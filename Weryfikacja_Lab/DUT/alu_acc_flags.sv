==> flow/design.v <==
module acc #(
    parameter int WIDTH = 8
) (
    input rst,
    input clk,
    input ce,
    input [WIDTH-1:0] in,
    output reg [WIDTH-1:0] out
);
    always_ff @(posedge clk, posedge rst) begin
        if (rst)
            out <= 0;
        else if (ce)
            out <= in;
    end
endmodule
module alu #(
    parameter int WIDTH = 8
) (
    input [2:0] op,
    input [WIDTH-1:0] in_a,
    input [WIDTH-1:0] in_b,
    input ci,
    output [WIDTH-1:0] result,
    output co,
    output ov
);
    reg [WIDTH:0] tmp;
    assign result = tmp[WIDTH-1:0];
    always_comb begin
        unique case (op)
            3'b010: tmp = in_a + in_b + ci;
            3'b011: tmp = in_a - in_b - ci;
            3'b100: tmp = ~in_a;
            3'b101: tmp = in_a & in_b;
            3'b110: tmp = in_a | in_b;
            3'b111: tmp = in_a ^ in_b;
            default: tmp = in_b;
        endcase
    end
    assign co = (op[2:1] == 2'b00) ? tmp[WIDTH] : 0;
    assign ov = (op[2:1] != 2'b00 || in_a[WIDTH-1] ^ in_b[WIDTH-1]) ? 0 : in_a[WIDTH-1] ^ tmp[WIDTH-1];
endmodule
typedef enum logic[1:0] {
    SRC_MEM_ADDR = 2'b00,
    SRC_IMMEDIATE = 2'b01,
    SRC_INDIRECT = 2'b10,
    SRC_REG = 2'b11
} data_src_t;
typedef enum logic[1:0] {
    JMP = 2'b00,  
    JZ = 2'b01,   
    JNZ = 2'b10,  
    JL = 2'b11    
} jump_t;
module alu_in_mux #(
    parameter int WIDTH = 8
) (
    input data_src_t source,
    input logic[WIDTH-1:0] immediate,
    input logic[WIDTH-1:0] rf_data,
    input logic[WIDTH-1:0] mem_data,
    output logic[WIDTH-1:0] data
);
    always_comb begin
        unique case (source)
            SRC_MEM_ADDR: data = mem_data;
            SRC_IMMEDIATE: data = immediate;
            SRC_INDIRECT: data = mem_data;
            SRC_REG: data = rf_data;
            default: data = {WIDTH{1'bx}};
        endcase
    end
endmodule
module flags #(
    parameter int WIDTH = 8
) (
    input rst,
    input clk,
    input ce_cy,
    input cy_new,
    input ov_new,
    input [WIDTH-1:0] acc,
    output reg cy,
    output reg ov,
    output zf,
    output sf
);
    always_ff @(posedge clk, posedge rst) begin
        if (rst) begin
            cy <= 0;
            ov <= 0;
        end else if (ce_cy) begin
            cy <= cy_new;
            ov <= ov_new;
        end
    end
    assign zf = acc == 0;
    assign sf = acc[WIDTH-1];
endmodule
module alu_acc_flags #(
    parameter int WIDTH = 8
) (
    input rst,                    
    input clk,                    
    input data_src_t data_src,    
    input [WIDTH-1:0] immediate,  
    input [WIDTH-1:0] reg_out,    
    input [WIDTH-1:0] mem_out,    
    input [2:0] op,               
    input ce_a,                   
    input ce_cy,                  
    output [WIDTH-1:0] alu_in,    
    output [WIDTH-1:0] acc_v,     
    output flag_cy,               
    output flag_z,                
    output flag_s,                
    output flag_o                 
);
    logic [WIDTH-1:0] alu_out;
    logic new_cy;
    logic new_ov;
    acc #(.WIDTH(WIDTH)) accumulator(.rst(rst), .clk(clk), .ce(ce_a), .in(alu_out), .out(acc_v));
    flags #(.WIDTH(WIDTH)) flag_reg(.rst(rst), .clk(clk), .ce_cy(ce_cy), .cy_new(new_cy), .ov_new(new_ov), .acc(acc_v), .cy(flag_cy), .ov(flag_o), .zf(flag_z), .sf(flag_s));
    alu_in_mux #(.WIDTH(WIDTH)) alu_mux(.source(data_src), .immediate(immediate), .rf_data(reg_out), .mem_data(mem_out), .data(alu_in));
    alu #(.WIDTH(WIDTH)) alu_i(.op(op), .in_a(acc_v), .in_b(alu_in), .ci(flag_cy), .result(alu_out), .co(new_cy), .ov(new_ov));
endmodule
From RTL to reports: alu_acc_flags
The steps from the RTL of alu_acc_flags to its reports follow in flow order.
Line numbers count from 1 in the design file above.
Operators carry their Yosys type and port widths (W data, S select, Z words).
Library cell names are shortened.
The mark - stands for no value.
- design top: alu_acc_flags
- clock port: clk
- library: sky130hd
- corner: tt_025C_1v80

After elaboration
Counts by Yosys on the flattened word-level netlist (proc, flatten, opt, wreduce; memories kept). Register bits leave out memories and registers merged into their read ports (data or address). Print and check cells are left out. Cells with the same type and inputs are merged into one.
- noted output and inout bits: 20
- noted register bits: 10
- reductions and logical operators at 6
- muxes and demuxes: 4
- bitwise gates (word level) at 6
- eq/ne operators: 9
- add/sub/neg operators at 4
- operators by type and width (kind ; number):
    $pmux W9 S6 ; 1
    $pmux W8 S3 ; 1
    $eq A3 B3 Y1 const B ; 4
    $add A8 B8 Y9 ; 1
    $sub A8 B8 Y9 ; 1
    $not A8 Y9 ; 1
    $add A9 B1 Y9 ; 1
    $sub A9 B1 Y9 ; 1
    $and A8 B8 Y8 ; 1
    $or A8 B8 Y8 ; 1
    $xor A8 B8 Y8 ; 1
    $logic_not A8 Y1 ; 1
    $eq A3 B2 Y1 const B ; 2
    $eq A2 B2 Y1 const B ; 2
    $logic_not A2 Y1 ; 2
    $xor A1 B1 Y1 ; 2
    $eq A2 B1 Y1 const B ; 1
    $reduce_bool A2 Y1 ; 1
    $reduce_or A2 Y1 ; 1
    $mux W1 ; 2
    $logic_or A1 B1 Y1 ; 1

Longest topological paths
Longest topological path by Yosys (ltp), each cell counted once; first at word level (registers and memories cut), then after technology mapping (sequential cells cut; the memories' decode and read muxes count).
- word-level depth at 8
- noted ABC_AREA: 0
- noted mapped depth: 14
- noted mapped depth without buffers: 13

Synthesis result
Yosys stat after the flow's synthesis: flattened, memories mapped to cells. It holds for the ABC_AREA given above (unset counts as 0); a run with the other value may have another netlist.
The area totals of this step are shown rounded.
- cells by type (cell type ; number):
    ha_1 ; 30
    dfrtp_1 ; 10
    mux2i_1 ; 15
    inv_1 ; 34
    xnor2_1 ; 11
    a21oi_1 ; 18
    nor2_1 ; 21
    nand2_1 ; 19
    fa_1 ; 3
    o21ai_0 ; 11
    mux4_2 ; 2
    mux2_2 ; 3
    a2111oi_4 ; 1
    clkbuf_1 ; 7
    buf_2 ; 5
    nor2b_1 ; 4
    o211ai_1 ; 3
    o31ai_1 ; 3
Not listed: further types 31, cells in them 46.
- noted mapped area: 0.00193 mm^2
- noted buffer cells: 14
- noted sequential area: 0.00025 mm^2
- noted mapped cells: 246
- flip-flops at 10
The figures by module come from a second, unflattened synthesis with its own total; it is not the netlist above.
- cell total of the unflattened synthesis: 259
- area (unflattened synthesis): 0.00204 mm^2
Each row is one instance without its submodules.
- modules (module ; instances ; cells ; area (mm^2)):
    alu (WIDTH=8) ; 1 ; 205 ; 0.00142
    acc (WIDTH=8) ; 1 ; 18 ; 0.000335
    alu_in_mux (WIDTH=8) ; 1 ; 27 ; 0.000184
    flags (WIDTH=8) ; 1 ; 9 ; 0.000103
    alu_acc_flags ; 1 ; 0 ; 0

Path before layout
Path of least setup slack by OpenSTA after synthesis, without wires, with an ideal clock, recovery checks aside; 20% of the period is set as input and as output delay. Where synthesis merged equal registers, the netlist keeps one of their names.
- kind: input port to flip-flop
- from: input port data_src[0]
- to: register accumulator.out[6]
- data arrival time: 3844 ps
- launch time at the first pin: 1092 ps
- path slack at 1496 ps
- stages on the path at 13
- path delay at 2872 ps
- clock period at 5460 ps
- noted synthesis period reached: 3964 ps
"path delay" is the arrival time less input delay plus setup time.
"stages on the path" counts driving pins, that of a launching flip-flop among them; a cell with two outputs on the path counts twice.
"synthesis period reached" = period - worst setup slack (recovery checks aside). The figure is calculated, with input and output delays left at 20% of the set period.
Between the ends stands the longest chain of elaborated cells between them, by number of cells; it is not shown to be the way that was timed. Of several equally long chains one is given.
Each line given opens the expression or statement behind the cell; cells for indexed reads and writes are added by Yosys, which also makes memories of some case tables.
- cell sequence: clkbuf_1 > clkbuf_1 > nor2_1 > a21oi_1 > ha_1 > inv_1 > ha_1 > a21boi_1 > or4_1 > o21ai_1 > xor2_1 > o221ai_1 > a31o_1
- length of the longest elaborated chain: 6
- noted elaborated cells on any way between the ends: 14
- ends and longest elaborated chain, post-synthesis (item ; line ; RTL):
    start, declared ; 106 ; input data_src_t data_src,
    $logic_not A2 Y1 ; 66 ; unique case (source)
    $reduce_or A2 Y1 ; - ;
    $pmux W8 S3 ; 66 ;
    $sub A8 B8 Y9 ; 33 ; 3'b011: tmp = in_a - in_b - ci;
    $sub A9 B1 Y9 ; 33 ;
    $pmux W9 S6 ; 31 ; unique case (op)
    end, assigned ; 12 ; out <= 0;
    end, assigned ; 14 ; out <= in;
    end, declared ; 8 ; output reg [WIDTH-1:0] out

Path in the finished layout
Path of least setup slack in the final report of job 1 (OpenROAD, finished layout, wires in). Where an end is a register, its clock arrival counts in the times.
The path's times are printed in steps of 10 ps; the period is the one set.
- kind: input port to flip-flop
- from: input port data_src[1]
- to: register accumulator.out[4]
- stages on the path at 15
- launch time at the first pin: 730 ps
- clock period at 3650 ps
- path slack at 530 ps
- data arrival time: 3260 ps
Between the ends stands the longest chain of elaborated cells between them, by number of cells; it is not shown to be the way that was timed. Of several equally long chains one is given.
- cell sequence: buf_8 > buf_12 > mux2i_4 > a21oi_4 > xnor2_2 > ha_2 > o21bai_4 > inv_2 > fa_2 > a21boi_4 > nor2_2 > xnor2_2 > a221oi_2 > a21oi_1 > mux2_4
- length of the longest elaborated chain: 6
- noted elaborated cells on any way between the ends: 14
- ends and longest elaborated chain, post-layout (item ; line ; RTL):
    start, declared ; 106 ; input data_src_t data_src,
    $logic_not A2 Y1 ; 66 ; unique case (source)
    $reduce_or A2 Y1 ; - ;
    $pmux W8 S3 ; 66 ;
    $sub A8 B8 Y9 ; 33 ; 3'b011: tmp = in_a - in_b - ci;
    $sub A9 B1 Y9 ; 33 ;
    $pmux W9 S6 ; 31 ; unique case (op)
    end, assigned ; 12 ; out <= 0;
    end, assigned ; 14 ; out <= in;
    end, declared ; 8 ; output reg [WIDTH-1:0] out

Data sheet: physical implementation of alu_acc_flags

Record of 2 stored runs of the RTL-to-layout flow on alu_acc_flags, platform sky130hd. The runs are unordered. Constraints: input delay and output delay 20% of the set period each, output load 0.01 pF.
"reached clock period": clock period set for the run, less the worst setup slack. It is reckoned from that one timing run; input and output delays stay at 20% of the period that was set.
"critical setup path time": the worst setup path's part of the clock period (all of it between registers, 20% less for each end at a port) less its slack. A launch clock that arrives late makes it longer, a capture clock that arrives late makes it shorter.
By "power consumption" is meant OpenSTA's value without simulated activity: inputs other than the clock are taken to toggle once in ten clock periods, and the tool carries that through the logic.
"critical setup path time" is known to 10 ps.
Results are given in rounded form.

Job 1
Settings were period_ns = 3.65; SETUP_SLACK_MARGIN = 0.54; CAP_MARGIN = 20; CORE_MARGIN = 2; CORE_UTILIZATION = 40; SLEW_MARGIN = 20
- power consumption: 1.40 mW
- total die area at 0.0054 mm^2
- noted the worst hold slack in the final report: 569 ps
- worst setup slack after layout at 530 ps
- noted the critical setup path time: 2,390 ps
- worst setup path type: input port to flip-flop
- synthesized cell area at 0.00193 mm^2
- noted the reached clock period: 3,120 ps
- std-cell area (final layout) at 0.00314 mm^2

Job 2
Settings were period_ns = 5.4; CORE_UTILIZATION = 65; PLACE_DENSITY = 0.57; CELL_PAD_IN_SITES_GLOBAL_PLACEMENT = 3; TNS_END_PERCENT = 35; GPL_ROUTABILITY_DRIVEN = 1; CTS_CLUSTER_SIZE = 97; MIN_ROUTING_LAYER = met2; CAP_MARGIN = 20; CORE_MARGIN = 2; SLEW_MARGIN = 20
- incomplete, placement halted on GPL-0301
